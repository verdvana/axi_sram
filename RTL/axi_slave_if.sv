==> flow/design.v <==
`timescale 1ns/1ns
module axi_r_channel#(
    parameter   DATA_WIDTH  = 64,              
                ADDR_WIDTH  = 32,                
                ID_WIDTH    = 1,                
                USER_WIDTH  = 1,              
                STRB_WIDTH  = (DATA_WIDTH/8)     
)(
	input                       ACLK,
	input      	                ARESETn,
	input	   [ADDR_WIDTH-1:0] ARADDR,
	input	   [7:0]            ARLEN,
	input	   [2:0]	        ARSIZE,
	input	   [1:0]	        ARBURST,
	input	  	                ARVALID,
	output reg	                ARREADY,
	output reg [DATA_WIDTH-1:0]	RDATA,
	output reg [1:0]	        RRESP,
	output reg	                RLAST,
	output reg                  RVALID,
	input	 	                RREADY,
    input      [31:0]	        sram_rdata,
	output reg					ren,
	output reg [2:0]			arsize,
	output reg [15:0]			araddr
);  
    parameter   TCO     =   1;   
	logic	[15:0]	araddr_start;	 
	logic	[15:0]	araddr_stop;	 
	logic	[15:0]	araddr_cnt;		 
	logic	[8:0]	araddr_step;	 
	logic			araddr_cnt_flag; 
	logic   [7:0]	arlen;			 
	always_ff@(posedge ACLK, negedge ARESETn)begin
		if(!ARESETn)
			ARREADY	<= #TCO '0;
		else if(ARVALID&&!ARREADY)
			ARREADY <= #TCO '1;
		else
			ARREADY	<= #TCO '0;
	end
	always_ff@(posedge ACLK, negedge ARESETn)begin
		if(!ARESETn)
			RVALID	<= #TCO '0;
		else if(ARREADY)
			RVALID	<= #TCO '1;
		else if(RLAST)
			RVALID	<= #TCO '0;
		else
			RVALID	<= #TCO '0;
	end
	always_ff@(posedge ACLK, negedge ARESETn)begin
		if(!ARESETn)begin
			araddr_start	<= #TCO '0;
			arlen			<= #TCO '0;
			arsize			<= #TCO '0;
		end
		else if(ARVALID)begin
			araddr_start	<= #TCO ARADDR[15:0];	 
			arlen			<= #TCO ARLEN;			 
			arsize			<= #TCO ARSIZE;			 
		end
		else begin
			araddr_start	<= #TCO araddr_start;
			arlen			<= #TCO arlen;
			arsize			<= #TCO arsize;
		end
	end
	always_ff@(posedge ACLK, negedge ARESETn)begin
		if(!ARESETn)
			RLAST	<= #TCO '0;
		else if(RREADY)
			if(araddr_cnt==araddr_stop)
				RLAST	<= #TCO '1;
			else
				RLAST	<= #TCO '0;
		else
			RLAST	<= #TCO '0;
	end
	always_comb begin
		case(arsize)
			3'h0:	araddr_step = 16'h1;
			3'h1:	araddr_step = 16'h2;
			3'h2:	araddr_step = 16'h4;
			default:araddr_step = 16'h1;
		endcase
	end
	always_comb begin
		case(arsize)
			3'h0:	araddr_stop = {8'h0,arlen};
			3'h1:	araddr_stop = {7'h0,arlen,1'b0};
			3'h2:	araddr_stop = {6'h0,arlen,2'b0};
			default:araddr_stop = {8'h0,arlen};
		endcase
	end
	always_ff@(posedge ACLK, negedge ARESETn)begin
		if(!ARESETn)
			araddr_cnt_flag	<= #TCO '0;
		else if(ARVALID)
			araddr_cnt_flag	<= #TCO '1;
		else if(arlen=='0)
			araddr_cnt_flag	<= #TCO '0;
		else if(araddr_cnt==araddr_stop)
			araddr_cnt_flag	<= #TCO '0;
	end
	always_ff@(posedge ACLK, negedge ARESETn)begin
		if(!ARESETn)
			araddr_cnt	<= #TCO '0;
		else if(araddr_cnt_flag)
			araddr_cnt	<= #TCO araddr_cnt + araddr_step;
		else
			araddr_cnt	<= #TCO '0;
	end
	always_ff@(posedge ACLK, negedge ARESETn)begin
		if(!ARESETn)
			ren	<= #TCO '0;
		else if(RREADY&&(araddr_cnt==arlen))
			ren	<= #TCO '0;
		else if(ARVALID)
			ren	<= #TCO '1;
		else
			ren	<= #TCO ren;
	end
	always_comb begin
		araddr = araddr_start + araddr_cnt;
	end
	always_ff@(posedge ACLK, negedge ARESETn)begin
		if(!ARESETn)
			RDATA	<= #TCO '0;
		else if(RREADY)
			RDATA	<= #TCO sram_rdata;
		else
			RDATA	<= #TCO RDATA;
	end
	always_comb begin
		RRESP = '0;
	end
endmodule                                     
`timescale 1ns/1ns
module axi_slave_if#(
    parameter   DATA_WIDTH  = 64,              
                ADDR_WIDTH  = 32,                
                ID_WIDTH    = 1,                
                USER_WIDTH  = 1,              
                STRB_WIDTH  = (DATA_WIDTH/8)     
)(
	input                       ACLK,
	input      	                ARESETn,
	input	   [ADDR_WIDTH-1:0] AWADDR,
	input	   [7:0]            AWLEN,
	input	   [2:0]            AWSIZE,
	input	   [1:0]	        AWBURST,
	input	 	                AWVALID,
	output    	                AWREADY,
	input	   [DATA_WIDTH-1:0] WDATA,
	input	   [STRB_WIDTH-1:0] WSTRB,
	input		                WLAST,
	input	  	                WVALID,
	output    	                WREADY,
	output     [1:0]            BRESP,
	output    	                BVALID,
	input	  	                BREADY,
	input	   [ADDR_WIDTH-1:0] ARADDR,
	input	   [7:0]            ARLEN,
	input	   [2:0]	        ARSIZE,
	input	   [1:0]	        ARBURST,
	input	  	                ARVALID,
	output    	                ARREADY,
	output     [DATA_WIDTH-1:0]	RDATA,
	output     [1:0]	        RRESP,
	output    	                RLAST,
	output                      RVALID,
	input	 	                RREADY,
    input      [7:0]	        sram_q0,  
    input      [7:0]	        sram_q1,
    input      [7:0]	        sram_q2,
    input      [7:0]	        sram_q3,
    input      [7:0]	        sram_q4,
    input      [7:0]	        sram_q5,
    input      [7:0]	        sram_q6,
    input      [7:0]	        sram_q7,
    output    	   	            sram_wen,       
    output     [12:0]	        sram_addr_out,
    output     [31:0]           sram_wdata,      
	output     [31:0]           sram_rdata,
    output     [3:0]	        bank0_csn,       
    output     [3:0]	        bank1_csn
);  
    parameter   TCO     =   1;   
	logic					wen;
	logic [2:0]  			awsize;
	logic [15:0]			awaddr;
	logic [31:0]			wdata;
	logic					ren;
	logic [2:0] 			arsize;
	logic [15:0]			araddr;
	logic [15:0]			sram_addr;	 
	logic [2:0]				sram_size;	 
	logic 					bank_sel;	 
	logic [3:0]				sram_csn;	 
    axi_w_channel#(
		.DATA_WIDTH(DATA_WIDTH),
		.ADDR_WIDTH(ADDR_WIDTH),
		.ID_WIDTH(ID_WIDTH),
		.USER_WIDTH(USER_WIDTH),
		.STRB_WIDTH(DATA_WIDTH/8)
	)u_axi_w_channel(.*);
	axi_r_channel#(
		.DATA_WIDTH(DATA_WIDTH),
		.ADDR_WIDTH(ADDR_WIDTH),
		.ID_WIDTH(ID_WIDTH),
		.USER_WIDTH(USER_WIDTH),
		.STRB_WIDTH(DATA_WIDTH/8)
	)u_axi_r_channel(.*);
	assign 	sram_wen 	= wen? 0 : 1;				 
	assign  bank_sel = sram_addr[15]? 1'b0 : 1'b1;	 
	assign	sram_addr 	= sram_wen ? araddr: awaddr; 
	assign 	sram_size	= sram_wen ? arsize: awsize; 
	always_comb begin
		if(sram_size == 3'b000)begin		 
			case(sram_addr[1:0])
				2'b00: 	sram_csn = 4'b1110;
        		2'b01: 	sram_csn = 4'b1101;
        		2'b10: 	sram_csn = 4'b1011;
        		2'b11: 	sram_csn = 4'b0111;
				default:sram_csn = 4'b1111;
			endcase
		end
		else if(sram_size == 3'b001)begin	 
			case(sram_addr[1])
				1'b0:	sram_csn = 4'b1100;
				1'b1:	sram_csn = 4'b0011;
				default:sram_csn = 4'b1111;
			endcase
		end
		else if(sram_size == 3'b010) 		 
			sram_csn = '0;
		else
			sram_csn = '1;
	end
	assign	bank0_csn	= (sram_addr[15] == 1'b0) ? sram_csn : 4'b1111;
	assign	bank1_csn	= (sram_addr[15] == 1'b1) ? sram_csn : 4'b1111;
	assign 	sram_addr_out = sram_addr[14:2];
	assign 	sram_wdata 	= wdata;
	assign  sram_rdata 	= (bank_sel) ?  
                          {sram_q3, sram_q2, sram_q1, sram_q0} :
                          {sram_q7, sram_q6, sram_q5, sram_q4} ;
endmodule
`timescale 1ns/1ns
module axi_w_channel#(
    parameter   DATA_WIDTH  = 64,             	 
                ADDR_WIDTH  = 32,                
                ID_WIDTH    = 1,               	 
                USER_WIDTH  = 1,             	 
                STRB_WIDTH  = (DATA_WIDTH/8)	 
)(
	input                       ACLK,
	input      	                ARESETn,
	input	   [ADDR_WIDTH-1:0] AWADDR,
	input	   [7:0]            AWLEN,
	input	   [2:0]            AWSIZE,
	input	   [1:0]	        AWBURST,
	input	 	                AWVALID,
	output reg	                AWREADY,
	input	   [DATA_WIDTH-1:0] WDATA,
	input	   [STRB_WIDTH-1:0] WSTRB,
	input		                WLAST,
	input	  	                WVALID,
	output reg	                WREADY,
	output reg [1:0]            BRESP,
	output reg	                BVALID,
	input	  	                BREADY,
	output reg					wen,
	output reg [2:0]			awsize,
	output reg [15:0]			awaddr,
	output reg [31:0]			wdata
);  
    parameter   TCO     =   1;  	 
	logic	[15:0]	awaddr_start;	 
	logic	[15:0]	awaddr_stop;	 
	logic	[15:0]	awaddr_cnt;		 
	logic	[8:0]	awaddr_step;	 
	logic			awaddr_cnt_flag; 
	logic   [7:0]	awlen;			 
	always_ff@(posedge ACLK, negedge ARESETn)begin
		if(!ARESETn)
			AWREADY	<= #TCO '0;
		else if(AWVALID&&!AWREADY)
			AWREADY	<= #TCO '1;
		else
			AWREADY	<= #TCO '0;
	end
	always_ff@(posedge ACLK, negedge ARESETn)begin
		if(!ARESETn)
			WREADY	<= #TCO '0;
		else if(AWREADY)
			WREADY	<= #TCO '1;
		else if(WVALID&&WLAST)
			WREADY	<= #TCO '0;	
		else
			WREADY	<= #TCO WREADY;
	end
	always_ff@(posedge ACLK, negedge ARESETn)begin
		if(!ARESETn)
			BVALID	<= #TCO '0;
		else if(~BVALID&&WLAST)
			BVALID	<= #TCO '1;
		else
			BVALID	<= #TCO '0;
	end
	always_ff@(posedge ACLK, negedge ARESETn)begin
		if(!ARESETn)begin
			awaddr_start	<= #TCO '0;
			awlen			<= #TCO '0;
			awsize			<= #TCO '0;
		end
		else if(AWVALID)begin
			awaddr_start	<= #TCO AWADDR[15:0];	 
			awlen			<= #TCO AWLEN;			 
			awsize			<= #TCO AWSIZE;			 
		end
		else begin
			awaddr_start	<= #TCO awaddr_start;
			awlen			<= #TCO awlen;
			awsize			<= #TCO awsize;
		end
	end
	always_comb begin
		case(awsize)
			3'h0:	awaddr_step = 16'h1;
			3'h1:	awaddr_step = 16'h2;
			3'h2:	awaddr_step = 16'h4;
			default:awaddr_step = 16'h1;
		endcase
	end
	always_comb begin
		case(awsize)
			3'h0:	awaddr_stop = {8'h0,awlen};
			3'h1:	awaddr_stop = {7'h0,awlen,1'b0};
			3'h2:	awaddr_stop = {6'h0,awlen,2'b0};
			default:awaddr_stop = {8'h0,awlen};
		endcase
	end
	always_ff@(posedge ACLK, negedge ARESETn)begin
		if(!ARESETn)
			awaddr_cnt_flag	<= #TCO '0;
		else if(AWVALID)
			awaddr_cnt_flag = #TCO '1;
		else if(awlen=='0)
			awaddr_cnt_flag = #TCO '0;
		else if(awaddr_cnt==awaddr_stop)
			awaddr_cnt_flag = #TCO '0;
	end
	always_ff@(posedge ACLK, negedge ARESETn)begin
		if(!ARESETn)
			awaddr_cnt	<= #TCO '0;
		else if(awaddr_cnt_flag)
			awaddr_cnt	<= #TCO awaddr_cnt + awaddr_step;
		else
			awaddr_cnt	<= #TCO '0;
	end
	always_ff@(posedge ACLK, negedge ARESETn)begin
		if(!ARESETn)
			wen	<= #TCO '0;
		else if(WLAST)
			wen	<= #TCO '0;
		else if(AWREADY)
			wen	<= #TCO '1;
		else
			wen	<= #TCO wen;
	end
	always_comb begin
		case(awsize)
			3'b000:	wdata = {24'b0,WDATA[7:0]};	 
			3'b001:	wdata = {16'b0,WDATA[15:0]}; 
			3'b010:	wdata = WDATA[31:0];		 
			default:wdata = WDATA[31:0];
		endcase
	end
	always_ff@(posedge ACLK, negedge ARESETn)begin
		if(!ARESETn)
			awaddr	<= #TCO '0;
		else
			awaddr 	<= #TCO  awaddr_start + awaddr_cnt;
	end
	always_comb begin
		BRESP = '0;
	end
endmodule                                     
======== Tool chain data of axi_slave_if ========
What the tools print for axi_slave_if, step after step.
Line numbers count from 1 in the design file above.
Operators: Yosys type, input widths -> output width; for muxes data width and select width s.
A cell with n/a has no value.
design
  top ..................................... axi_slave_if
  clock port .............................. ACLK
  standard-cell library ................... sky130hd
  timing corner ........................... tt_025C_1v80

======== Word level ========
Yosys after proc, flatten, opt, wreduce and memory -nomap, before mapping. Memory bits, and registers merged into a memory's read port (data or address), are not among the register bits. Print and check cells are not counted. Equal cells are merged and count once.
word-level totals
  register bits ........................... 143
  bits in latches ......................... 0
  bits in writable memories ............... 0
  memory bits (read-only) ................. 0
  word width x clocked read ports ......... 0
  memories ................................ 0
  input port bits ......................... 234
  output and inout bits ................... 160
operators by class
  add/subtract/negate cells ............... 4
  $mul .................................... 0
  div/mod/pow operators ................... 0
  $lt $le $gt $ge ......................... 0
  eq/ne operators ......................... 11
  shifts and indexed selects .............. 0
  muxes and demuxes ....................... 34
  bitwise gates (word level) .............. 2
  reduce/logical cells .................... 15
operators by type and width
  kind                count
  $pmux 32 s2         1
  $mux 16             3
  $pmux 10 s2         2
  $eq 16x10->1        2
  $add 16x16->16      2
  $add 16x3->16       2
  $mux 32             1
  $mux 4              5
  $mux 1              17
  $logic_not 8->1     2
  $pmux 4 s4          1
  $pmux 3 s2          2
  $eq 3x1->1 const B  3
  $eq 3x2->1 const B  3
  $pmux 4 s2          1
  $logic_not 3->1     2
  $reduce_bool 3->1   2
  $logic_and 1x1->1   4
  $eq 2x2->1 const B  2
  $reduce_bool 2->1   2
  $mux 3              1
  $not 1->1           2
  $logic_not 1->1     2
  $eq 2x1->1 const B  1
  $logic_not 2->1     1

======== Logic depth ========
Yosys ltp: most cells in a row. Word level: on the elaborated netlist, between registers, memories and ports. Mapped: between sequential cells and ports; inverters and the memories' decode and read muxes count.
logic depth
  depth after elaboration ................. 7
  ABC_AREA ................................ 0
  gate-level depth with buffers ........... 11
  mapped depth without buffers ............ 10

======== After synthesis ========
Yosys stat after the flow's synthesis: flattened, memories mapped to cells. It holds for the ABC_AREA given above (unset counts as 0); a run with the other value may have another netlist.
cell types
  cell                       count  total area (sq um)
  sky130_fd_sc_hd__dfrtp_1   143    3.58E+03
  sky130_fd_sc_hd__mux2_2    86     968.429
  sky130_fd_sc_hd__mux2i_1   68     680.653
  sky130_fd_sc_hd__ha_1      34     425.408
  sky130_fd_sc_hd__a221o_1   34     340.326
  sky130_fd_sc_hd__buf_4     44     330.317
  sky130_fd_sc_hd__xnor2_1   36     315.302
  sky130_fd_sc_hd__o21ai_0   60     300.288
  sky130_fd_sc_hd__or3_1     43     269.008
  sky130_fd_sc_hd__nand2_1   64     240.23
  sky130_fd_sc_hd__nor2b_1   36     225.216
  sky130_fd_sc_hd__xor2_1    25     218.96
  sky130_fd_sc_hd__a21oi_1   39     195.187
  sky130_fd_sc_hd__and2_1    27     168.912
  sky130_fd_sc_hd__clkbuf_1  40     150.144
  sky130_fd_sc_hd__nor2_1    36     135.13
  sky130_fd_sc_hd__inv_1     24     90.086
  sky130_fd_sc_hd__fa_1      4      80.077
Other cell types: 52; their cells: 199.
mapped netlist
  mapped cells ............................ 1042
  chip area (Yosys) ....................... 10118.5 sq um
  area of sequential cells ................ 3578.4 sq um
  flip-flops .............................. 143
  buffer cells ............................ 103
By module: a second synthesis without flattening, with its own total; a netlist apart from the flattened one above.
second synthesis, totals
  cell total of the unflattened synthesis .. 914
  area total of the unflattened synthesis .. 9476.6 sq um
Rows give one instance, submodules left out.
modules
  module         instances  cells  area (sq um)
  axi_r_channel  1          471    4958.5
  axi_w_channel  1          355    3721.1
  axi_slave_if   1          88     797.0

======== Worst setup path after synthesis ========
Source: OpenSTA report_checks on the synthesized netlist (no wires, ideal clock, input and output delay 20% of the period each), path of least setup slack; recovery checks are left aside. Register names are those of the netlist, which keeps one name where synthesis merged equal registers.
timing post-synthesis
  path type ............................... register to output
  from .................................... reg u_axi_r_channel.araddr_cnt[10]
  to ...................................... out sram_rdata[10]
  clock period ............................ 2.74 ns
  external output delay ................... 0.548 ns
  launch time at the first pin ............ 0.000 ns
  arrival ................................. 2.259 ns
  required time ........................... 2.192 ns
  slack ................................... -0.067 ns
  delay of the path ....................... 2.259 ns
  stages .................................. 10
  buffers on the path ..................... 2
  synthesis period reached ................ 2.807 ns
"delay of the path" = arrival - input delay + setup time.
At an output port there is no setup time.
"stages" counts driving pins, that of a launching flip-flop among them; a cell with two outputs on the path counts twice.
"synthesis period reached" = period - worst setup slack (recovery checks aside). The figure is calculated, with input and output delays left at 20% of the set period.
The rows between start and end are the longest chain of elaborated cells between them; the timing report does not say that the signal goes this way. Where chains are equally long, one stands for them.
A line is the first line of the expression or statement that the cell stems from. Yosys adds cells for indexed reads and writes and turns some case tables into memories.
A register here has more assigning lines than the two given.
on the way, post-synthesis
  path through ............................ sky130_fd_sc_hd__dfrtp_1 -> sky130_fd_sc_hd__ha_1 -> sky130_fd_sc_hd__buf_6 -> sky130_fd_sc_hd__a21o_1 -> sky130_fd_sc_hd__o21bai_4 -> sky130_fd_sc_hd__a221oi_4 -> sky130_fd_sc_hd__or2_1 -> sky130_fd_sc_hd__a21oi_2 -> sky130_fd_sc_hd__buf_6 -> sky130_fd_sc_hd__a221o_1
  length of the longest elaborated chain .. 3
  elaborated cells on any way between the ends .. 3
  classes of those cells .................. add/sub: 1; mux: 2
ends and longest elaborated chain, post-synthesis
  what             RTL line  text
  start, declared  30        logic [15:0] araddr_cnt;
  start, assigned  108       araddr_cnt <= #TCO '0;
  start, assigned  110       araddr_cnt <= #TCO araddr_cnt + araddr_step;
  $add 16x16->16   125       araddr = araddr_start + araddr_cnt;
  $mux 16          217       assign sram_addr = sram_wen ? araddr: awaddr;
  $mux 32          245       assign sram_rdata = (bank_sel) ?
  end, declared    185       output [31:0] sram_rdata,

======== Worst path after layout ========
From the final timing report of flow run A: the path of least setup slack in the routed layout; clock arrival at registers is part of the times.
timing after layout
  path type ............................... register to output
  from .................................... reg u_axi_r_channel.araddr_start[0]
  to ...................................... out sram_addr_out[10]
  clock period ............................ 3.19 ns
  external output delay ................... 0.64 ns
  launch time at the first pin ............ 0.44 ns
  arrival ................................. 3.02 ns
  required time ........................... 2.55 ns
  slack ................................... -0.47 ns
  stages .................................. 14
  buffers on the path ..................... 3
The rows between start and end are the longest chain of elaborated cells between them; the timing report does not say that the signal goes this way. Where chains are equally long, one stands for them.
A register here has more assigning lines than the two given.
on the way, after layout
  path through ............................ sky130_fd_sc_hd__dfrtp_1 -> sky130_fd_sc_hd__ha_4 -> sky130_fd_sc_hd__inv_2 -> sky130_fd_sc_hd__fa_2 -> sky130_fd_sc_hd__nor2b_1 -> sky130_fd_sc_hd__o21a_1 -> sky130_fd_sc_hd__o21ai_2 -> sky130_fd_sc_hd__a211oi_2 -> sky130_fd_sc_hd__buf_4 -> sky130_fd_sc_hd__o31ai_2 -> sky130_fd_sc_hd__xor2_1 -> sky130_fd_sc_hd__o21ai_1 -> sky130_fd_sc_hd__buf_4 -> sky130_fd_sc_hd__clkdlybuf4s15_2
  length of the longest elaborated chain .. 2
  elaborated cells on any way between the ends .. 2
  classes of those cells .................. add/sub: 1; mux: 1
ends and longest elaborated chain, after layout
  what             RTL line  text
  start, declared  28        logic [15:0] araddr_start;
  start, assigned  59        araddr_start <= #TCO ARADDR[15:0];
  start, assigned  64        araddr_start <= #TCO araddr_start;
  $add 16x16->16   125       araddr = araddr_start + araddr_cnt;
  $mux 16          217       assign sram_addr = sram_wen ? araddr: awaddr;
  end, declared    183       output [12:0] sram_addr_out,

Hand-over note for axi_slave_if

axi_slave_if through Yosys and OpenROAD on sky130hd: 2 stored runs, unordered, with their settings and measured results. The constraints put input and output delay at 20% of the set period each and load the outputs with 0.01 pF.
"period reached" is the run's clock period less its worst setup slack. It is reckoned from that one timing run; input and output delays stay at 20% of the period that was set.
"critical setup path time" means the part of the period allowed to the worst setup path (the constraints hold back 20% at inputs and 20% at outputs) less its slack; where the path has registers, the arrival times of their clocks count too.
By "total power after layout" is meant OpenSTA's value without simulated activity: inputs other than the clock are taken to toggle once in ten clock periods, and the tool carries that through the logic.

---- flow run A ----
settings
  period_ns = 3.19
  CORE_UTILIZATION = 25
  CAP_MARGIN = 20
  CORE_MARGIN = 2
  SLEW_MARGIN = 20
results
  chip area after synthesis (Yosys) ....... 10118.5 sq um
  full die area ........................... 42098.8 sq um
  area of the standard cells in the finished layout .. 14610.3 sq um
  utilization after routing ............... 36.7 %
  worst slack on setup checks ............. -0.471 ns
  setup total negative slack .............. -13.969 ns
  total power after layout ................ 8.290 mW
  period reached .......................... 3.661 ns
  critical setup path time ................ 3.02 ns
  worst setup path type ................... register to output

---- flow run B ----
settings
  period_ns = 3.52
  CORE_UTILIZATION = 40
  PLACE_DENSITY = 0.6
  HOLD_SLACK_MARGIN = 0.19
  CORE_ASPECT_RATIO = 1.76
  TNS_END_PERCENT = 80
  ABC_AREA = 0
  GPL_TIMING_DRIVEN = 0
  SLEW_MARGIN = 25
  MAX_ROUTING_LAYER = met4
  CAP_MARGIN = 20
  CORE_MARGIN = 2
results
  chip area after synthesis (Yosys) ....... 10118.5 sq um
  full die area ........................... 26635.3 sq um
  area of the standard cells in the finished layout .. 14466.4 sq um
  utilization after routing ............... 58.0 %
  worst slack on setup checks ............. -0.199 ns
  setup total negative slack .............. -4.938 ns
  total power after layout ................ 7.524 mW
  period reached .......................... 3.719 ns
  critical setup path time ................ 3.01 ns
  worst setup path type ................... register to output

End of note.
